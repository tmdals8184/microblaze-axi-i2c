==> flow/design.v <==
`timescale 1ns / 1ps
module i2c_slave (
    input  logic       clk,
    input  logic       reset,
    input  logic [7:0] send_data,
    output logic [7:0] recv_data,
    inout  logic       SDA,
    input  logic       SCL
);
    localparam SLV_ADDR = 7'b1010_000;
    localparam ACK = 1'b0, NACK = 1'b1;
    logic sda_en_reg, sda_en_next, sda_out;
    assign SDA = sda_en_reg ? sda_out : 1'bz;
    logic [1:0] sda_sync, scl_sync;
    logic sda_sync_en_reg, sda_sync_en_next;
    always_ff @(posedge clk, posedge reset) begin
        if (reset) begin
            sda_sync_en_reg <= 1'b1;
            sda_sync        <= 0;
            scl_sync        <= 0;
        end else begin
            sda_sync_en_reg <= sda_sync_en_next;
            if (sda_sync_en_reg) begin
                sda_sync <= {sda_sync[0], SDA};
            end else begin
                sda_sync <= 0;
            end
            scl_sync <= {scl_sync[0], SCL};
        end
    end
    wire sda_posedge = sda_sync[0] & ~sda_sync[1];
    wire sda_negedge = ~sda_sync[0] & sda_sync[1];
    wire scl_posedge = scl_sync[0] & ~scl_sync[1];
    wire scl_negedge = ~scl_sync[0] & scl_sync[1];
    typedef enum {
        IDLE,
        ADDR,
        HOLD,
        SEND,
        RECV,
        ACK_SEND,
        ACK_RECV
    } state_t;
    state_t state, state_next;
    logic ack_reg, ack_next;
    logic state_req_reg, state_req_next;
    logic [7:0] recv_data_reg, recv_data_next;
    logic [7:0] send_data_reg, send_data_next;
    logic [2:0] bit_cnt_reg, bit_cnt_next;
    logic rdwr_reg, rdwr_next;
    wire addr_match = (recv_data_next[7:1] == SLV_ADDR) ? 1'b1 : 1'b0;
    assign recv_data = recv_data_reg;
    always_ff @(posedge clk, posedge reset) begin
        if (reset) begin
            state         <= IDLE;
            ack_reg       <= ACK;
            state_req_reg <= 1'b1;
            recv_data_reg <= 0;
            send_data_reg <= 0;
            bit_cnt_reg   <= 0;
            rdwr_reg      <= 1'b0;
            sda_en_reg    <= 1'b0;
        end else begin
            state         <= state_next;
            ack_reg       <= ack_next;
            state_req_reg <= state_req_next;
            recv_data_reg <= recv_data_next;
            send_data_reg <= send_data_next;
            bit_cnt_reg   <= bit_cnt_next;
            rdwr_reg      <= rdwr_next;
            sda_en_reg    <= sda_en_next;
        end
    end
    always_comb begin
        sda_sync_en_next = 1'b1;
        sda_out          = 1'b0;
        case (state)
            ACK_SEND, RECV: sda_sync_en_next = 1'b0;
        endcase
        case (state)
            ACK_SEND: if (SCL) sda_out = (ack_reg == ACK) ? 1'b0 : 1'b1;
            SEND:     sda_out = send_data_reg[7];
        endcase
    end
    always_comb begin
        state_next     = state;
        state_req_next = state_req_reg;
        recv_data_next = recv_data_reg;
        send_data_next = send_data_reg;
        bit_cnt_next   = bit_cnt_reg;
        rdwr_next      = rdwr_reg;
        ack_next       = ack_reg;
        sda_en_next    = sda_en_reg;
        case (state)
            IDLE: begin
                if (SCL) begin
                    if (sda_negedge) begin
                        state_next = HOLD;
                    end
                end
            end
            HOLD: begin
                if (scl_sync && sda_negedge) begin
                    state_req_next = 1'b1;
                end else if (scl_sync && sda_posedge) begin
                    state_next = IDLE;
                end else if (scl_posedge) begin
                    bit_cnt_next   = 1'b1;
                    recv_data_next = {recv_data_reg[6:0], SDA};
                    if (state_req_reg) begin
                        state_req_next = 1'b0;
                        state_next     = ADDR;
                    end else state_next = RECV;
                end
            end
            ADDR: begin
                if (scl_posedge) begin
                    recv_data_next = {recv_data_reg[6:0], SDA};
                    if (bit_cnt_reg == 7) begin
                        bit_cnt_next = 0;
                        rdwr_next    = SDA;
                        state_next   = ACK_SEND;
                        ack_next     = (addr_match) ? ACK : NACK;
                    end else begin
                        bit_cnt_next = bit_cnt_reg + 1;
                    end
                end
            end
            ACK_SEND: begin
                if (scl_posedge) sda_en_next = 1'b1;
                if (scl_negedge) begin
                    sda_en_next = 1'b0;
                    if (state_req_reg) begin
                        state_req_next = 1'b0;
                        if (rdwr_reg) begin
                            send_data_next = send_data;
                            state_next     = SEND;
                        end else begin
                            state_next = HOLD;
                        end
                    end else begin
                        state_req_next = 1'b1;
                    end
                end
            end
            ACK_RECV: begin
                sda_en_next = 1'b0;
                if (scl_posedge) begin
                    ack_next = (SDA == NACK);
                end
                if (scl_negedge) begin
                    if (ack_reg == NACK) begin
                        state_next = IDLE;
                    end else begin
                        send_data_next = send_data;
                        state_next     = SEND;
                    end
                end
            end
            SEND: begin
                sda_en_next = 1'b1;
                if (scl_negedge) begin
                    send_data_next = {send_data_reg[6:0], 1'b0};
                    if (bit_cnt_reg == 7) begin
                        bit_cnt_next = 0;
                        state_next   = ACK_RECV;
                    end else begin
                        bit_cnt_next = bit_cnt_reg + 1;
                    end
                end
            end
            RECV: begin
                if (scl_posedge) begin
                    recv_data_next = {recv_data_reg[6:0], SDA};
                    if (bit_cnt_reg == 7) begin
                        bit_cnt_next = 0;
                        ack_next     = ACK;
                        state_next   = ACK_SEND;
                    end else begin
                        bit_cnt_next = bit_cnt_reg + 1;
                    end
                end
            end
        endcase
    end
endmodule
* From RTL to reports: i2c_slave
What the tools print for i2c_slave, step after step.
Lines are those of the file above, counted from 1.
Operators: Yosys type, input widths -> output width; for muxes data width and select width s.
The mark - stands for no value.
- Top :: i2c_slave
- Clock port :: clk
- Standard-cell library :: sky130hd
- Library corner :: tt_025C_1v80

* Word-level counts
Source: Yosys, flattened and elaborated, memories not mapped. Widths are those after wreduce. Registers that Yosys merges into a memory's read port (data or address) are not register bits. Print and check cells do not count. Equal cells are merged and count once.
- Register bits :: 60
- Input port bits :: 11
- Output and inout bits :: 9
- Add/subtract/negate cells :: 1
- Equal/unequal tests :: 31
- Muxes and demuxes :: 57
- Bitwise gates (word level) :: 8
- Reduce/logical cells :: 19
** Operators by type and width (count)
- $mux 32 :: 12
- $pmux 32 s6 :: 1
- $eq 32x3->1 const B :: 3
- $mux 8 :: 9
- $eq 32x2->1 const B :: 2
- $ne 2x2->1 const B :: 17
- $eq 32x1->1 const B :: 1
- $logic_not 32->1 :: 1
- $pmux 8 s3 :: 1
- $mux 3 :: 7
- $mux 1 :: 19
- $pmux 8 s2 :: 1
- $reduce_and 12->1 :: 1
- $ne 3x3->1 const B :: 4
- $reduce_and 6->1 :: 2
- $reduce_bool 3->1 :: 3
- $pmux 3 s3 :: 1
- $eq 7x7->1 const B :: 1
- $reduce_and 7->1 :: 1
- $reduce_bool 7->1 :: 1
- $reduce_and 3->1 :: 2
- $pmux 1 s3 :: 2
- $and 1x1->1 :: 4
- $not 1->1 :: 4
- $ne 2x1->1 const B :: 2
- $logic_and 2x1->1 :: 2
- $reduce_or 2->1 :: 2
- $reduce_and 4->1 :: 1
Other operator kinds: 7; their cells: 9.

* Longest topological paths
Yosys ltp: most cells in a row. Word level: on the elaborated netlist, between registers, memories and ports. Mapped: between sequential cells and ports; inverters and the memories' decode and read muxes count.
- Word-level depth :: 14
- ABC_AREA :: 0
- Depth in mapped cells :: 8

* After synthesis
The flow's flattened synthesis, as Yosys stat reports it; memories are mapped. The netlist is that of the ABC_AREA named above (0 if unset); the other value can give another one.
- Cell count :: 163
- Chip area (Yosys) :: 1682.9 um2
- Sequential part of the area :: 854.6 um2
- Mapped flip-flops :: 34
** Cells by type
- sky130_fd_sc_hd__dfrtp_1 :: count 31, total area 775.744 um2
- sky130_fd_sc_hd__mux2i_1 :: count 8, total area 80.077 um2
- sky130_fd_sc_hd__dfstp_2 :: count 3, total area 78.826 um2
- sky130_fd_sc_hd__a21oi_1 :: count 13, total area 65.062 um2
- sky130_fd_sc_hd__nor2_1 :: count 17, total area 63.811 um2
- sky130_fd_sc_hd__mux2_2 :: count 5, total area 56.304 um2
- sky130_fd_sc_hd__nand2_1 :: count 13, total area 48.797 um2
- sky130_fd_sc_hd__o21ai_0 :: count 9, total area 45.043 um2
- sky130_fd_sc_hd__a22o_2 :: count 4, total area 40.038 um2
- sky130_fd_sc_hd__a32o_1 :: count 3, total area 30.029 um2
- sky130_fd_sc_hd__nand3_1 :: count 6, total area 30.029 um2
- sky130_fd_sc_hd__a22o_1 :: count 3, total area 26.275 um2
- sky130_fd_sc_hd__ha_1 :: count 2, total area 25.024 um2
- sky130_fd_sc_hd__inv_1 :: count 5, total area 18.768 um2
- sky130_fd_sc_hd__nor2b_1 :: count 3, total area 18.768 um2
- sky130_fd_sc_hd__xnor2_2 :: count 1, total area 16.266 um2
- sky130_fd_sc_hd__o211ai_1 :: count 2, total area 15.014 um2
- sky130_fd_sc_hd__o31ai_1 :: count 2, total area 15.014 um2
Other cell types: 25; their cells: 33.

* Timing after synthesis
OpenSTA on the mapped netlist: ideal clock, no wires. The path of least setup slack (recovery checks aside). Input and output delay are each 20% of the period. Register names are those of the netlist, which keeps one name where synthesis merged equal registers.
- Path type :: input to output
- Start :: input port SCL
- End :: output port SDA
- Period :: 3.99 ns
- External input delay :: 0.798 ns
- Output delay :: 0.798 ns
- Time at the first pin :: 0.798 ns
- Data arrival time :: 1.085 ns
- Required time :: 3.192 ns
- Path slack :: 2.107 ns
- Path delay :: 0.287 ns
- Stages on the path :: 1
- Path buffers :: 0
- Synthesis period reached :: 1.883 ns
"path delay" = arrival - input delay + setup time.
At an output port there is no setup time.
"stages on the path" counts driving pins, that of a launching flip-flop among them; a cell with two outputs on the path counts twice.
"synthesis period reached" = period - worst setup slack (recovery checks aside). The figure is calculated, with input and output delays left at 20% of the set period.
The rows between start and end are the longest chain of elaborated cells between them; the timing report does not say that the signal goes this way. Where chains are equally long, one stands for them.
A line is the first line of the expression or statement that the cell stems from. Yosys adds cells for indexed reads and writes and turns some case tables into memories.
- Cell sequence :: sky130_fd_sc_hd__a32o_1
- Length of the longest elaborated chain :: 3
- Elaborated cells on any way between the ends :: 3
- RTL lines with such cells :: 3
** RTL lines, path post-synthesis
- start: declaration :: line 8 : input  logic       SCL
- $mux 1 :: line 81 : ACK_SEND: if (SCL) sda_out = (ack_reg == ACK) ? 1'b0 : 1'b1;
- $pmux 1 s2 :: line 80 : case (state)
- $mux 1 :: line 13 : assign SDA = sda_en_reg ? sda_out : 1'bz;
- end: declaration :: line 7 : inout  logic       SDA,

* Timing after layout
From the final timing report of stored run 1: the path of least setup slack in the routed layout; clock arrival at registers is part of the times.
- Path type :: register to register
- Start :: register scl_sync[1]
- End :: register ack_reg
- Period :: 1.31 ns
- Time at the first pin :: 0.29 ns
- Data arrival time :: 1.94 ns
- Required time :: 1.49 ns
- Path slack :: -0.46 ns
- Stages on the path :: 6
- Path buffers :: 0
The rows between start and end are the longest chain of elaborated cells between them; the timing report does not say that the signal goes this way. Where chains are equally long, one stands for them.
- Cell sequence :: sky130_fd_sc_hd__dfrtp_1 -> sky130_fd_sc_hd__and2b_2 -> sky130_fd_sc_hd__mux2i_1 -> sky130_fd_sc_hd__o2bb2ai_4 -> sky130_fd_sc_hd__nor4_4 -> sky130_fd_sc_hd__a21oi_2
- Length of the longest elaborated chain :: 12
- Elaborated cells on any way between the ends :: 20
** RTL lines, path after layout
- start: declaration :: line 14 : logic [1:0] sda_sync, scl_sync;
- start: assignment :: line 20 : scl_sync        <= 0;
- start: assignment :: line 28 : scl_sync <= {scl_sync[0], SCL};
- $not 1->1 :: line 33 : wire scl_posedge = scl_sync[0] & ~scl_sync[1];
- $and 1x1->1 :: line 33
- $mux 8 :: line 107 : end else if (scl_posedge) begin
- $mux 8 :: line 105 : end else if (scl_sync && sda_posedge) begin
- $mux 8 :: line 103 : if (scl_sync && sda_negedge) begin
- $pmux 8 s2 :: line 94 : case (state)
- $eq 7x7->1 :: line 51 : wire addr_match = (recv_data_next[7:1] == SLV_ADDR) ? 1'b1 : 1'b0;
- $mux 1 :: line 51
- $mux 1 :: line 123 : ack_next     = (addr_match) ? ACK : NACK;
- $mux 1 :: line 119 : if (bit_cnt_reg == 7) begin
- $mux 1 :: line 117 : if (scl_posedge) begin
- $pmux 1 s3 :: line 94
- end: assignment :: line 56 : ack_reg       <= ACK;
- end: assignment :: line 65 : ack_reg       <= ack_next;
- end: declaration :: line 45 : logic ack_reg, ack_next;
Nets of the timed path that keep an RTL name, with a line that drives or declares them; the list need not be complete.
** Named nets, after layout (line)
- recv_data_next[2] :: 94

--- measured runs ---
2 stored runs of i2c_slave in the flow (synthesis by Yosys, layout by OpenROAD, sky130hd cells), in arbitrary order. Constraints: input delay and output delay 20% of the set period each, output load 0.01 pF.
"period reached" is the run's clock period less its worst setup slack. It is reckoned from that one timing run; input and output delays stay at 20% of the period that was set.
"time used up by the worst setup path": the worst setup path's part of the clock period (all of it between registers, 20% less for each end at a port) less its slack. A launch clock that arrives late makes it longer, a capture clock that arrives late makes it shorter.
"total power of the final layout" is the tool's figure for a default switching activity; nothing was simulated.

* Stored run 1
** Files
==> flow/run.sh <==
#!/bin/bash
# the make line also repeats the synthesis and layout settings of config.mk as NAME=value (left out here)
make -C /OpenROAD-flow-scripts/flow DESIGN_CONFIG=/design/flow/config.mk WORK_HOME=/design/flow/orfs CLKGATE_MAP_FILE= finish
==> flow/config.mk <==
export PLATFORM = sky130hd
export DESIGN_NAME = i2c_slave
export DESIGN_NICKNAME = i2c_slave
export VERILOG_FILES = /design/flow/design.v
export SDC_FILE = /design/flow/constraint.sdc
export NUM_CORES = 4
export LEC_CHECK = 0
export CAP_MARGIN = 20
export CELL_PAD_IN_SITES_DETAIL_PLACEMENT = 1
export CORE_ASPECT_RATIO = 0.86
export CORE_MARGIN = 2
export CORE_UTILIZATION = 20
export GPL_ROUTABILITY_DRIVEN = 1
export MAX_ROUTING_LAYER = met4
export PLACE_DENSITY = 0.93
export SLEW_MARGIN = 20
export TNS_END_PERCENT = 5
==> flow/constraint.sdc <==
create_clock -name core_clock -period 1.31 [get_ports {clk}]
set_input_delay 0.2620 -clock core_clock [delete_from_list [all_inputs] [get_ports {clk}]]
set_output_delay 0.2620 -clock core_clock [all_outputs]
set_load 0.01 [all_outputs]
** Results
- Total power of the final layout :: 0.003811 W
- Overall die area :: 9166.1 um2
- Standard-cell area after layout :: 2544.9 um2
- Netlist area reported by Yosys :: 1682.9 um2
- Post-route utilization :: 30.7%
- Post-route worst hold slack :: 0.101 ns
- Setup slack of the worst path :: -0.457 ns
- Period reached :: 1.767 ns
- Time used up by the worst setup path :: 1.77 ns
- Class of the worst setup path :: register to register
- Total negative setup slack :: -3.984 ns

* Stored run 2
** Files
==> flow/run.sh <==
#!/bin/bash
# the make line also repeats the synthesis and layout settings of config.mk as NAME=value (left out here)
make -C /OpenROAD-flow-scripts/flow DESIGN_CONFIG=/design/flow/config.mk WORK_HOME=/design/flow/orfs CLKGATE_MAP_FILE= finish
==> flow/config.mk <==
export PLATFORM = sky130hd
export DESIGN_NAME = i2c_slave
export DESIGN_NICKNAME = i2c_slave
export VERILOG_FILES = /design/flow/design.v
export SDC_FILE = /design/flow/constraint.sdc
export NUM_CORES = 4
export LEC_CHECK = 0
export ABC_AREA = 1
export CAP_MARGIN = 20
export CELL_PAD_IN_SITES_DETAIL_PLACEMENT = 0
export CELL_PAD_IN_SITES_GLOBAL_PLACEMENT = 2
export CORE_ASPECT_RATIO = 0.69
export CORE_MARGIN = 2
export CORE_UTILIZATION = 67
export GPL_ROUTABILITY_DRIVEN = 1
export GPL_TIMING_DRIVEN = 1
export SETUP_SLACK_MARGIN = 0.21
export SLEW_MARGIN = 0
export TNS_END_PERCENT = 100
==> flow/constraint.sdc <==
create_clock -name core_clock -period 1.33 [get_ports {clk}]
set_input_delay 0.2660 -clock core_clock [delete_from_list [all_inputs] [get_ports {clk}]]
set_output_delay 0.2660 -clock core_clock [all_outputs]
set_load 0.01 [all_outputs]
** Results
No final report: placement broke off with GPL-0301.
--- end ---
