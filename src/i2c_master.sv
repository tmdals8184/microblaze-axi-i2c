==> flow/design.v <==
`timescale 1ns / 1ps
module i2c_master (
    input  logic       clk,
    input  logic       reset,
    input  logic       i2c_en,
    input  logic       i2c_trig,
    input  logic       i2c_start,
    input  logic       i2c_stop,
    input  logic       i2c_ack,
    input  logic [7:0] tx_data,
    output logic       tx_done,
    output logic       tx_ready,
    output logic [7:0] rx_data,
    output logic       rx_done,
    inout  logic       SDA,
    output logic       SCL
);
    localparam ACK = 1'b0, NACK = 1'b1;
    typedef enum {
        IDLE,
        HOLD,
        START,
        STOP,
        WRITE,
        READ,
        ACK_RW
    } state_t;
    state_t state, state_next;
    logic ack_reg, ack_next;
    logic sda_en, sda_out;
    logic [7:0] tx_data_reg, tx_data_next;
    logic [7:0] rx_data_reg, rx_data_next;
    logic [8:0] clk_cnt_reg, clk_cnt_next;
    logic [2:0] bit_cnt_reg, bit_cnt_next;
    logic [1:0] phase_cnt_reg, phase_cnt_next;
    logic rdwr_reg, rdwr_next;
    assign SDA = sda_en ? sda_out : 1'bz;
    assign rx_data = rx_data_reg;
    always_ff @(posedge clk, posedge reset) begin
        if (reset) begin
            state         <= IDLE;
            ack_reg       <= ACK;
            tx_data_reg   <= 0;
            rx_data_reg   <= 0;
            clk_cnt_reg   <= 0;
            bit_cnt_reg   <= 0;
            phase_cnt_reg <= 0;
            rdwr_reg      <= 0;
        end else begin
            state         <= state_next;
            ack_reg       <= ack_next;
            tx_data_reg   <= tx_data_next;
            rx_data_reg   <= rx_data_next;
            clk_cnt_reg   <= clk_cnt_next;
            bit_cnt_reg   <= bit_cnt_next;
            phase_cnt_reg <= phase_cnt_next;
            rdwr_reg      <= rdwr_next;
        end
    end
    always_comb begin
        sda_en  = 1'b1;
        sda_out = 1'b1;
        SCL     = 1'b1;
        case (state)
            READ:   sda_en = 1'b0;
            ACK_RW: sda_en = (rdwr_reg) ? 1'b1 : 1'b0;
        endcase
        case (state)
            IDLE, HOLD: sda_out = 1'b1;
            START:      sda_out = 1'b0;
            STOP:       sda_out = (phase_cnt_reg == 1) ? 1'b1 : 1'b0;
            WRITE:      sda_out = tx_data_reg[7];
            ACK_RW:     sda_out = (ack_reg == NACK);
        endcase
        case (state)
            IDLE, STOP: SCL = 1'b1;
            HOLD:       SCL = 1'b0;
            START:      SCL = (phase_cnt_reg == 1) ? 1'b0 : 1'b1;
            WRITE, READ, ACK_RW: begin
                case (phase_cnt_reg)
                    2'd0, 2'd3: SCL = 1'b0;
                    2'd1, 2'd2: SCL = 1'b1;
                endcase
            end
        endcase
    end
    always_comb begin
        state_next     = state;
        tx_data_next   = tx_data_reg;
        rx_data_next   = rx_data_reg;
        clk_cnt_next   = clk_cnt_reg;
        bit_cnt_next   = bit_cnt_reg;
        phase_cnt_next = phase_cnt_reg;
        ack_next       = ack_reg;
        rdwr_next      = rdwr_reg;
        tx_done        = 1'b0;
        tx_ready       = 1'b0;
        rx_done        = 1'b0;
        case (state)
            IDLE: begin
                if (i2c_en) state_next = START;
            end
            HOLD: begin
                tx_ready = 1'b1;
                if (i2c_trig) begin
                    case ({
                        i2c_start, i2c_stop
                    })
                        2'b00: begin   
                            tx_data_next = tx_data;
                            rdwr_next    = 1'b0;
                            state_next   = WRITE;
                        end
                        2'b01: begin   
                            state_next = STOP;
                        end
                        2'b10: begin   
                            state_next = START;
                        end
                        2'b11: begin   
                            rdwr_next  = 1'b1;
                            ack_next   = i2c_ack;
                            state_next = READ;
                        end
                    endcase
                end
            end
            START: begin
                if (clk_cnt_reg == 499) begin
                    clk_cnt_next = 0;
                    if (phase_cnt_reg == 1) begin
                        phase_cnt_next = 0;
                        state_next     = HOLD;
                    end else begin
                        phase_cnt_next = phase_cnt_reg + 1;
                    end
                end else begin
                    clk_cnt_next = clk_cnt_reg + 1;
                end
            end
            WRITE: begin
                if (clk_cnt_reg == 249) begin
                    clk_cnt_next = 0;
                    if (phase_cnt_reg == 3) begin
                        phase_cnt_next = 0;
                        if (bit_cnt_reg == 7) begin
                            bit_cnt_next = 0;
                            tx_done      = 1'b1;
                            state_next   = ACK_RW;
                        end else begin
                            bit_cnt_next = bit_cnt_reg + 1;
                            tx_data_next = {tx_data_reg[6:0], 1'b0};
                        end
                    end else begin
                        phase_cnt_next = phase_cnt_reg + 1;
                    end
                end else begin
                    clk_cnt_next = clk_cnt_reg + 1;
                end
            end
            READ: begin
                if (clk_cnt_reg == 249) begin
                    clk_cnt_next = 0;
                    if (phase_cnt_reg == 1)
                        rx_data_next = {rx_data_reg[6:0], SDA};
                    if (phase_cnt_reg == 3) begin
                        phase_cnt_next = 0;
                        if (bit_cnt_reg == 7) begin
                            bit_cnt_next = 0;
                            state_next   = ACK_RW;
                        end else begin
                            bit_cnt_next = bit_cnt_reg + 1;
                        end
                    end else begin
                        phase_cnt_next = phase_cnt_reg + 1;
                    end
                end else begin
                    clk_cnt_next = clk_cnt_reg + 1;
                end
            end
            ACK_RW: begin
                if (clk_cnt_reg == 249) begin
                    clk_cnt_next = 0;
                    if (phase_cnt_reg == 1 && !rdwr_reg)
                        ack_next = SDA ? NACK : ACK;
                    if (phase_cnt_reg == 3) begin
                        phase_cnt_next = 0;
                        rx_done        = (ack_reg) ? 1'b1 : 1'b0;
                        state_next     = (ack_reg) ? STOP : HOLD;
                    end else begin
                        phase_cnt_next = phase_cnt_reg + 1;
                    end
                end else begin
                    clk_cnt_next = clk_cnt_reg + 1;
                end
            end
            STOP: begin
                if (clk_cnt_reg == 499) begin
                    clk_cnt_next = 0;
                    if (phase_cnt_reg == 1) begin
                        phase_cnt_next = 0;
                        state_next     = IDLE;
                    end else begin
                        phase_cnt_next = phase_cnt_reg + 1;
                    end
                end else begin
                    clk_cnt_next = clk_cnt_reg + 1;
                end
            end
        endcase
    end
endmodule
# Tool chain data of i2c_master
# Tool output for the design above, in the order of the flow.
# Lines are those of the file above, counted from 1.
# Operators: Yosys type, input widths -> output width; for muxes data width and select width s.
# The mark - stands for no value.
# setup
top	i2c_master
clock	clk
lib	sky130hd
lib_corner	tt_025C_1v80

# Elaborated design
# Counts by Yosys on the flattened word-level netlist (proc, flatten, opt, wreduce; memories kept). Register bits leave out memories and registers merged into their read ports (data or address). Print and check cells are left out.
# word_totals
regBits	64
latch_bits	0
ram_bits	0
mem_bits_ro	0
clocked_rd_ports_x_width	0
mem_count	0
inputBits	15
out_inout_bits	13
# op_classes
add_sub_neg	3
n_mul	0
n_div	0
compare	0
equal	34
shift	0
n_mux	56
logic	1
reduce_logical	25
# op_table
op	count
$mux 32	11
$pmux 32 s6	1
$pmux 32 s4	1
$eq 32x3->1 const B	3
$eq 32x2->1 const B	2
$mux 8	5
$eq 32x1->1 const B	1
$logic_not 32->1	1
$ne 2x2->1 const B	14
$pmux 9 s2	1
$mux 1	18
$mux 9	2
$pmux 8 s2	1
$reduce_and 12->1	1
$reduce_and 3->1	4
$mux 3	4
$ne 2x1->1 const B	5
$reduce_or 2->1	5
$mux 2	5
$reduce_or 3->1	3
$add 9x1->9 const B	1
$eq 9x8->1 const B	1
$eq 9x9->1 const B	1
$eq 2x2->1 const B	4
$pmux 1 s2	4
$reduce_bool 7->1	1
$reduce_bool 2->1	3
$reduce_and 6->1	1
# Other operator kinds: 13; their cells: 15.

# Depth
# Depth = most cells in a row (Yosys ltp): at word level without a register or memory, in the mapped netlist without a sequential cell, where the memories' decode and read muxes count.
# logic_depth
ltp_word	8
abc_area	0
mapped_depth	6

# Mapped cells and area
# Source: synth_stat.txt of the flow (Yosys; design flattened, memories mapped). It holds for the ABC_AREA given above (unset counts as 0); a run with the other value may have another netlist.
# Totals and module areas in this step are rounded.
# types
type	count	type_area_um2
sky130_fd_sc_hd__dfrtp_1	38	950.912
sky130_fd_sc_hd__mux2_2	28	315.302
sky130_fd_sc_hd__ha_1	13	162.656
sky130_fd_sc_hd__nand2_1	13	48.797
sky130_fd_sc_hd__a21oi_1	9	45.043
sky130_fd_sc_hd__inv_1	12	45.043
sky130_fd_sc_hd__o21ai_0	9	45.043
sky130_fd_sc_hd__nor4_4	2	42.541
sky130_fd_sc_hd__nor2_1	11	41.29
sky130_fd_sc_hd__and3_1	5	31.28
sky130_fd_sc_hd__mux2i_1	3	30.029
sky130_fd_sc_hd__dfstp_2	1	26.275
sky130_fd_sc_hd__xnor2_1	3	26.275
sky130_fd_sc_hd__clkbuf_1	6	22.522
sky130_fd_sc_hd__nand4_4	1	21.27
sky130_fd_sc_hd__a311o_1	2	20.019
sky130_fd_sc_hd__a32o_1	2	20.019
sky130_fd_sc_hd__nand3_1	4	20.019
# Other cell types: 22; their cells: 33.
# synth_totals
mapped_cells	195
area_um2	2153
flip_flops	39
buf_cells	6

# Path before layout
# OpenSTA on the mapped netlist: ideal clock, no wires. The path of least setup slack (recovery checks aside). Input and output delay are each 20% of the period. Register names are those of the netlist, which keeps one name where synthesis merged equal registers.
# synth_timing
path_type	flip-flop to output port
start	reg state
end	out SDA
period_ps	3800
output_delay_ps	760
arrival_time_ps	1454
required_time_ps	3040
setup_slack_ps	1586
path_delay_ps	1454
path_stages	4
n_path_buf	1
period_less_setup_slack_ps	2214
# "path_delay_ps" is the arrival time less input delay plus setup time.
# At an output port there is no setup time.
# "path_stages": output pins that drive a net of the path, with the launching flip-flop's if there is one; two outputs of one cell count as two.
# "period_less_setup_slack_ps" = period - worst setup slack (recovery checks aside). The figure is calculated, with input and output delays left at 20% of the set period.
# An end named without its bit number is one bit of that signal or, where synthesis recoded a state register, one of its new flip-flops.
# synth_via
path_cell_list	sky130_fd_sc_hd__dfrtp_1 > sky130_fd_sc_hd__or2_2 > sky130_fd_sc_hd__clkbuf_1 > sky130_fd_sc_hd__o311ai_0
# synth_rtl
element	line	text
start: declaration	28	state_t state, state_next;
start: assignment	41	state         <= IDLE;
start: assignment	50	state         <= state_next;
end: declaration	15	inout  logic       SDA,
# Chain of elaborated cells between the ends: none given.

# Timing after layout
# Path of least setup slack in the final report of job 1 (OpenROAD, finished layout, wires in). Where an end is a register, its clock arrival counts in the times.
# The report prints the path's times to 10 ps; the period is as set.
# layout_timing
path_type	flip-flop to output port
start	reg clk_cnt_reg[1]
end	out tx_done
period_ps	3260
output_delay_ps	650
arrival_time_ps	2420
required_time_ps	2610
setup_slack_ps	190
path_stages	8
n_path_buf	2
# Between the ends stands the longest chain of elaborated cells between them, by number of cells; it is not shown to be the way that was timed. Of several equally long chains one is given.
# Each line given opens the expression or statement behind the cell; cells for indexed reads and writes are added by Yosys, which also makes memories of some case tables.
# layout_via
path_cell_list	sky130_fd_sc_hd__dfrtp_1 > sky130_fd_sc_hd__inv_1 > sky130_fd_sc_hd__ha_1 > sky130_fd_sc_hd__nand3b_1 > sky130_fd_sc_hd__nor4_4 > sky130_fd_sc_hd__buf_4 > sky130_fd_sc_hd__and3_1 > sky130_fd_sc_hd__clkdlybuf4s50_1
elab_chain_cells	3
cells_between	3
classes_between	eq/ne: 1; mux: 2
# layout_rtl
element	line	text
start: declaration	33	logic [8:0] clk_cnt_reg, clk_cnt_next;
start: assignment	45	clk_cnt_reg   <= 0;
start: assignment	54	clk_cnt_reg   <= clk_cnt_next;
$eq 9x8->1	142	if (clk_cnt_reg == 249) begin
$mux 1	142
$mux 1	99	case (state)
end: declaration	11	output logic       tx_done,

Measured data: module i2c_master, platform sky130hd, 2 stored runs of the flow under differing settings, order arbitrary. Input and output delays are each 20% of the period that was set; the output load is 0.01 pF.
"period_reached_ps" = clock period - worst setup slack. The figure is calculated, with input and output delays left at 20% of the set period.
"worst_path_time_ps" = time allowed to the worst setup path (clock period - input delay - output delay, where it has them) - its slack; a late launch clock adds to it, a late capture clock takes from it.
"worst_path_time_ps" is known to 10 ps.
The measured numbers are rounded.

Job 1, flow files:
==> flow/run.sh <==
#!/bin/bash
# the make line also repeats the synthesis and layout settings of config.mk as NAME=value (left out here)
make -C /OpenROAD-flow-scripts/flow DESIGN_CONFIG=/design/flow/config.mk WORK_HOME=/design/flow/orfs CLKGATE_MAP_FILE= finish
==> flow/config.mk <==
export PLATFORM = sky130hd
export DESIGN_NAME = i2c_master
export DESIGN_NICKNAME = i2c_master
export VERILOG_FILES = /design/flow/design.v
export SDC_FILE = /design/flow/constraint.sdc
export NUM_CORES = 4
export LEC_CHECK = 0
export CAP_MARGIN = 5
export CORE_MARGIN = 2
export CORE_UTILIZATION = 54
export GPL_ROUTABILITY_DRIVEN = 0
export HOLD_SLACK_MARGIN = 0.02
export MIN_ROUTING_LAYER = met1
export PLACE_DENSITY = 0.45
export SETUP_SLACK_MARGIN = 0.12
export SLEW_MARGIN = 20
export TNS_END_PERCENT = 95
==> flow/constraint.sdc <==
create_clock -name core_clock -period 3.26 [get_ports {clk}]
set_input_delay 0.6520 -clock core_clock [delete_from_list [all_inputs] [get_ports {clk}]]
set_output_delay 0.6520 -clock core_clock [all_outputs]
set_load 0.01 [all_outputs]

==> results of job 1, as CSV <==
result,value
synth_chip_area_um2,2153
design_die_area_um2,4508
final_cell_area_um2,2629
timing.setup.ws_ps,187
timing.setup.tns_ps,0
period_reached_ps,3073
worst_path_time_ps,2420
worst_path_kind,"flip-flop to output port"

Job 2, flow files:
==> flow/run.sh <==
#!/bin/bash
# the make line also repeats the synthesis and layout settings of config.mk as NAME=value (left out here)
make -C /OpenROAD-flow-scripts/flow DESIGN_CONFIG=/design/flow/config.mk WORK_HOME=/design/flow/orfs CLKGATE_MAP_FILE= finish
==> flow/config.mk <==
export PLATFORM = sky130hd
export DESIGN_NAME = i2c_master
export DESIGN_NICKNAME = i2c_master
export VERILOG_FILES = /design/flow/design.v
export SDC_FILE = /design/flow/constraint.sdc
export NUM_CORES = 4
export LEC_CHECK = 0
export CAP_MARGIN = 20
export CORE_MARGIN = 2
export CORE_UTILIZATION = 62
export SLEW_MARGIN = 20
==> flow/constraint.sdc <==
create_clock -name core_clock -period 2.29 [get_ports {clk}]
set_input_delay 0.4580 -clock core_clock [delete_from_list [all_inputs] [get_ports {clk}]]
set_output_delay 0.4580 -clock core_clock [all_outputs]
set_load 0.01 [all_outputs]

==> results of job 2, as CSV <==
result,value
synth_chip_area_um2,2153
design_die_area_um2,3960
final_cell_area_um2,2721
timing.setup.ws_ps,49
timing.setup.tns_ps,0
period_reached_ps,2241
worst_path_time_ps,1780
worst_path_kind,"flip-flop to output port"
